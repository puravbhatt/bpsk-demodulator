==> flow/design.v <==
module decode( 
	input clk, reset,
	input [9:0] data_in,
	output reg [7:0] data_out
	);
        reg [5:0] data_in_65;
	reg [3:0] data_in_43;
	reg [4:0] data_out_65;
	reg [2:0] data_out_43;
	assign data_in_65 = data_in[5:0];
	assign data_in_43 = data_in[9:6];
    always @(posedge clk)
		begin
			if(reset) begin
				data_out <= 0;
                                data_out_43 <= 0;
                                data_out_65 <= 0;
			end
		    else begin
				data_out_43 <= decoder4_3(data_in_43);
				data_out_65 <= decoder6_5(data_in_65);
			        data_out[4:0] <= data_out_65;
	                        data_out[7:5] <= data_out_43;
			end
		end
function [4:0] decoder6_5;
	input [5:0] data_in;
	begin
	case (data_in)
		6'b111001 : decoder6_5 = 5'b00000;
		6'b101110 : decoder6_5 = 5'b00001;
		6'b101101 : decoder6_5 = 5'b00010;
		6'b100011 : decoder6_5 = 5'b00011;
		6'b101011 : decoder6_5 = 5'b00100;
		6'b100101 : decoder6_5 = 5'b00101;
		6'b100110 : decoder6_5 = 5'b00110;
		6'b000111 : decoder6_5 = 5'b00111;
		6'b100111 : decoder6_5 = 5'b01000;
		6'b101001 : decoder6_5 = 5'b01001;
		6'b101010 : decoder6_5 = 5'b01010;
		6'b001011 : decoder6_5 = 5'b01011;
		6'b101100 : decoder6_5 = 5'b01100;
		6'b001101 : decoder6_5 = 5'b01101;
		6'b001110 : decoder6_5 = 5'b01110;
		6'b111010 : decoder6_5 = 5'b01111;
		6'b110110 : decoder6_5 = 5'b10000;
		6'b110001 : decoder6_5 = 5'b10001;
		6'b110010 : decoder6_5 = 5'b10010;
		6'b010011 : decoder6_5 = 5'b10011;
		6'b110100 : decoder6_5 = 5'b10100;
		6'b010101 : decoder6_5 = 5'b10101;
		6'b010110 : decoder6_5 = 5'b10110;
		6'b010111 : decoder6_5 = 5'b10111; 
		6'b110011 : decoder6_5 = 5'b11000;
		6'b011001 : decoder6_5 = 5'b11001;
		6'b011010 : decoder6_5 = 5'b11010;
		6'b011011 : decoder6_5 = 5'b11011;
		6'b011100 : decoder6_5 = 5'b11100;
		6'b011101 : decoder6_5 = 5'b11101;
		6'b011110 : decoder6_5 = 5'b11110;
		6'b110101 : decoder6_5 = 5'b11111;
		6'b000110 : decoder6_5 = 5'b00000;
		6'b010001 : decoder6_5 = 5'b00001;
		6'b010010 : decoder6_5 = 5'b00010;
		6'b010100 : decoder6_5 = 5'b00100;
		6'b111000 : decoder6_5 = 5'b00111;
		6'b011000 : decoder6_5 = 5'b01000;
		6'b000101 : decoder6_5 = 5'b01111;
		6'b001001 : decoder6_5 = 5'b10000;
		6'b101000 : decoder6_5 = 5'b10111;
		6'b001100 : decoder6_5 = 5'b11000;
		6'b100100 : decoder6_5 = 5'b11011;
		6'b100010 : decoder6_5 = 5'b11101;
		6'b100001 : decoder6_5 = 5'b11110;
		6'b001010 : decoder6_5 = 5'b11111;
	endcase
	end
endfunction
function [2:0] decoder4_3;
	input [3:0] data_input;
	begin
	case (data_input)
		4'b1101 : decoder4_3 = 3'b000;
		4'b1001 : decoder4_3 = 3'b001;
		4'b1010 : decoder4_3 = 3'b010;
		4'b0011 : decoder4_3 = 3'b011;
		4'b1011 : decoder4_3 = 3'b100;
		4'b0101 : decoder4_3 = 3'b101;
		4'b0110 : decoder4_3 = 3'b110;
		4'b0111 : decoder4_3 = 3'b111;
		4'b1110 : decoder4_3 = 3'b111;
		4'b0010 : decoder4_3 = 3'b000;
		4'b1100 : decoder4_3 = 3'b011;
		4'b0100 : decoder4_3 = 3'b100;
		4'b1000 : decoder4_3 = 3'b111;
		4'b0001 : decoder4_3 = 3'b111;
	endcase
	end
endfunction
endmodule
Step by step through the tools: decode
What the tools print for decode, step after step.
Line numbers count from 1 in the design file above.
Operators carry their Yosys type and port widths (W data, S select, Z words).
Cell names lack the library's common part.
A cell with n/a has no value.
Inputs
  top: decode
  clock: clk
  cell library: sky130hd
  library corner: tt_025C_1v80

After elaboration
Source: Yosys, flattened and elaborated, memories not mapped. Widths are those after wreduce; folded enables and synchronous resets count as part of the registers. Registers that Yosys merges into a memory's read port (data or address) are not register bits. Print and check cells do not count. Equal cells are merged and count once.
Bit counts
  register bits after elaboration: 16
  bits in latches: 0
  memory bits (writable): 0
  memory bits (read-only): 0
  word width x clocked read ports: 0
  memories kept: 0
  bits of input ports: 12
  output and inout port bits: 8
  elaborated cells: 84
Operators by class
  $add $sub $neg: 0
  multipliers: 0
  div/mod/pow operators: 0
  $lt $le $gt $ge: 0
  equality and inequality tests: 60
  shift-type cells: 0
  mux-type cells: 2
  bitwise gates (word level): 0
  reduce/logical cells: 18
Operator list (number)
  $pmux W5 S32: 1
  $eq A6 B6 Y1 const B: 23
  $eq A6 B5 Y1 const B: 14
  $eq A6 B4 Y1 const B: 6
  $reduce_or A2 Y1: 17
  $eq A4 B4 Y1 const B: 7
  $pmux W3 S8: 1
  $eq A6 B3 Y1 const B: 3
  $eq A4 B3 Y1 const B: 4
  $eq A4 B2 Y1 const B: 2
  $eq A4 B1 Y1 const B: 1
  $reduce_or A4 Y1: 1

Longest topological paths
Yosys ltp: most cells in a row. Word level: on the elaborated netlist, between registers, memories and ports. Mapped: between sequential cells and ports; inverters and the memories' decode and read muxes count.
Depth
  depth after elaboration: 3
  ABC_AREA: 0
  gate-level depth with buffers: 6

Netlist
Yosys stat after the flow's synthesis: flattened, memories mapped to cells. It holds for the ABC_AREA given above (unset counts as 0); a run with the other value may have another netlist.
The area totals of this step are shown rounded.
Cells by type (number)
  dfxtp_1: 16
  nor2b_1: 10
  a21oi_1: 12
  o21ai_0: 9
  buf_2: 7
  nand2b_1: 4
  clkbuf_1: 6
  nand3b_1: 3
  nor2_1: 6
  o211a_1: 2
  a31oi_1: 3
  and2_1: 3
  nand2_1: 5
  a311oi_1: 2
  a32oi_1: 2
  a41oi_1: 2
  o2111ai_1: 2
  xnor2_1: 2
Not listed: further types 26, cells in them 36.
Synthesis totals
  mapped cells: 132
  chip area (Yosys): 1100 um^2
  sequential area: 320 um^2
  flip-flops: 16
  buffer cells: 13

Worst setup path after synthesis
OpenSTA on the mapped netlist: ideal clock, no wires. The path of least setup slack (recovery checks aside). Input and output delay are each 20% of the period. Register names are those of the netlist, which keeps one name where synthesis merged equal registers.
Path after synthesis
  path kind: input to register
  start: input data_in[5]
  end: register data_out_65[4]
  period: 1690 ps
  library setup time: 87 ps
  time at the first pin: 338 ps
  arrival time: 1401 ps
  required time: 1603 ps
  setup slack: 202 ps
  path delay: 1150 ps
  stages on the path: 4
  synthesis period reached: 1488 ps
"path delay" is the arrival time less input delay plus setup time.
"stages on the path": output pins that drive a net of the path, with the launching flip-flop's if there is one; two outputs of one cell count as two.
"synthesis period reached" = period - worst setup slack (recovery checks aside). The figure is calculated, with input and output delays left at 20% of the set period.
Between the ends stands the longest chain of elaborated cells between them, by number of cells; it is not shown to be the way that was timed. Of several equally long chains one is given.
A line is the first line of the expression or statement that the cell stems from. Yosys adds cells for indexed reads and writes and turns some case tables into memories.
Between the ends, after synthesis
  cell sequence: and2_1 > maj3_2 > a311o_1 > nor4b_2
  length of the longest elaborated chain: 3
  elaborated cells on any way between the ends: 61
  RTL lines with such cells: 1
  those cells by class: 46 x eq/ne; 1 x mux; 14 x reduce/logical
RTL lines, path after synthesis
  start: declaration: RTL line 3  | input [9:0] data_in,
  $eq A6 B4 Y1: RTL line 29  | case (data_in)
  $reduce_or A2 Y1
  $pmux W5 S32: RTL line 29
  end: assignment: RTL line 17  | data_out_65 <= 0;
  end: assignment: RTL line 21  | data_out_65 <= decoder6_5(data_in_65);
  end: declaration: RTL line 8  | reg [4:0] data_out_65;

Worst path after layout
From the final timing report of job 1: the path of least setup slack in the routed layout; clock arrival at registers is part of the times.
The report prints the path's times to 10 ps; the period is as set.
Path post-layout
  path kind: input to register
  start: input data_in[5]
  end: register data_out_65[2]
  period: 1750 ps
  library setup time: 80 ps
  time at the first pin: 350 ps
  arrival time: 1880 ps
  required time: 1950 ps
  setup slack: 70 ps
  stages on the path: 5
Between the ends stands the longest chain of elaborated cells between them, by number of cells; it is not shown to be the way that was timed. Of several equally long chains one is given.
Between the ends, post-layout
  cell sequence: clkdlybuf4s50_1 > and2_1 > maj3_2 > a311o_1 > nor4_2
  length of the longest elaborated chain: 3
  elaborated cells on any way between the ends: 61
  RTL lines with such cells: 1
  those cells by class: 46 x eq/ne; 1 x mux; 14 x reduce/logical
RTL lines, path post-layout
  start: declaration: RTL line 3  | input [9:0] data_in,
  $eq A6 B4 Y1: RTL line 29  | case (data_in)
  $reduce_or A2 Y1
  $pmux W5 S32: RTL line 29
  end: assignment: RTL line 17  | data_out_65 <= 0;
  end: assignment: RTL line 21  | data_out_65 <= decoder6_5(data_in_65);
  end: declaration: RTL line 8  | reg [4:0] data_out_65;

==> runs of decode <==
Settings and measured results of 2 stored flow runs for module decode (sky130hd), not sorted in any way. The constraints put input and output delay at 20% of the set period each and load the outputs with 0.01 pF.
"achieved clock period" is the run's clock period less its worst setup slack. It is reckoned from that one timing run; input and output delays stay at 20% of the period that was set.
"worst setup path time" is the time allowed to the run's worst setup path (the clock period less input and output delay, where it has them) less its slack. Clock arrival times count: a late capture clock shortens it, a late launch clock lengthens it.
By "power" is meant OpenSTA's value without simulated activity: inputs other than the clock are taken to toggle once in ten clock periods, and the tool carries that through the logic.
"worst setup path time" is given in steps of 10 ps.
Results are given in rounded form.
[job 1] settings: period_ns=1.75, CAP_MARGIN=20, CORE_MARGIN=2, CORE_UTILIZATION=40, SLEW_MARGIN=20
[job 1] result: chip area after synthesis (Yosys) 1100 um^2, die area 3100 um^2, standard-cell area of the final layout 1500 um^2, utilization 60 %, worst setup slack after layout 72 ps, total negative slack 0 ps, worst hold slack 440 ps, power 900 uW, achieved clock period 1678 ps, worst setup path time 1330 ps, worst setup path kind input to register
[job 2] settings: period_ns=2.3, CORE_UTILIZATION=60, PLACE_DENSITY_LB_ADDON=0.0, HOLD_SLACK_MARGIN=0.11, CORE_ASPECT_RATIO=0.6, CORE_MARGIN=4, CELL_PAD_IN_SITES_DETAIL_PLACEMENT=2, ABC_AREA=0, GPL_ROUTABILITY_DRIVEN=1, CTS_CLUSTER_SIZE=45, CTS_CLUSTER_DIAMETER=269, CAP_MARGIN=5, SLEW_MARGIN=15
[job 2] result: did not finish, placement stopped with DPL-0033
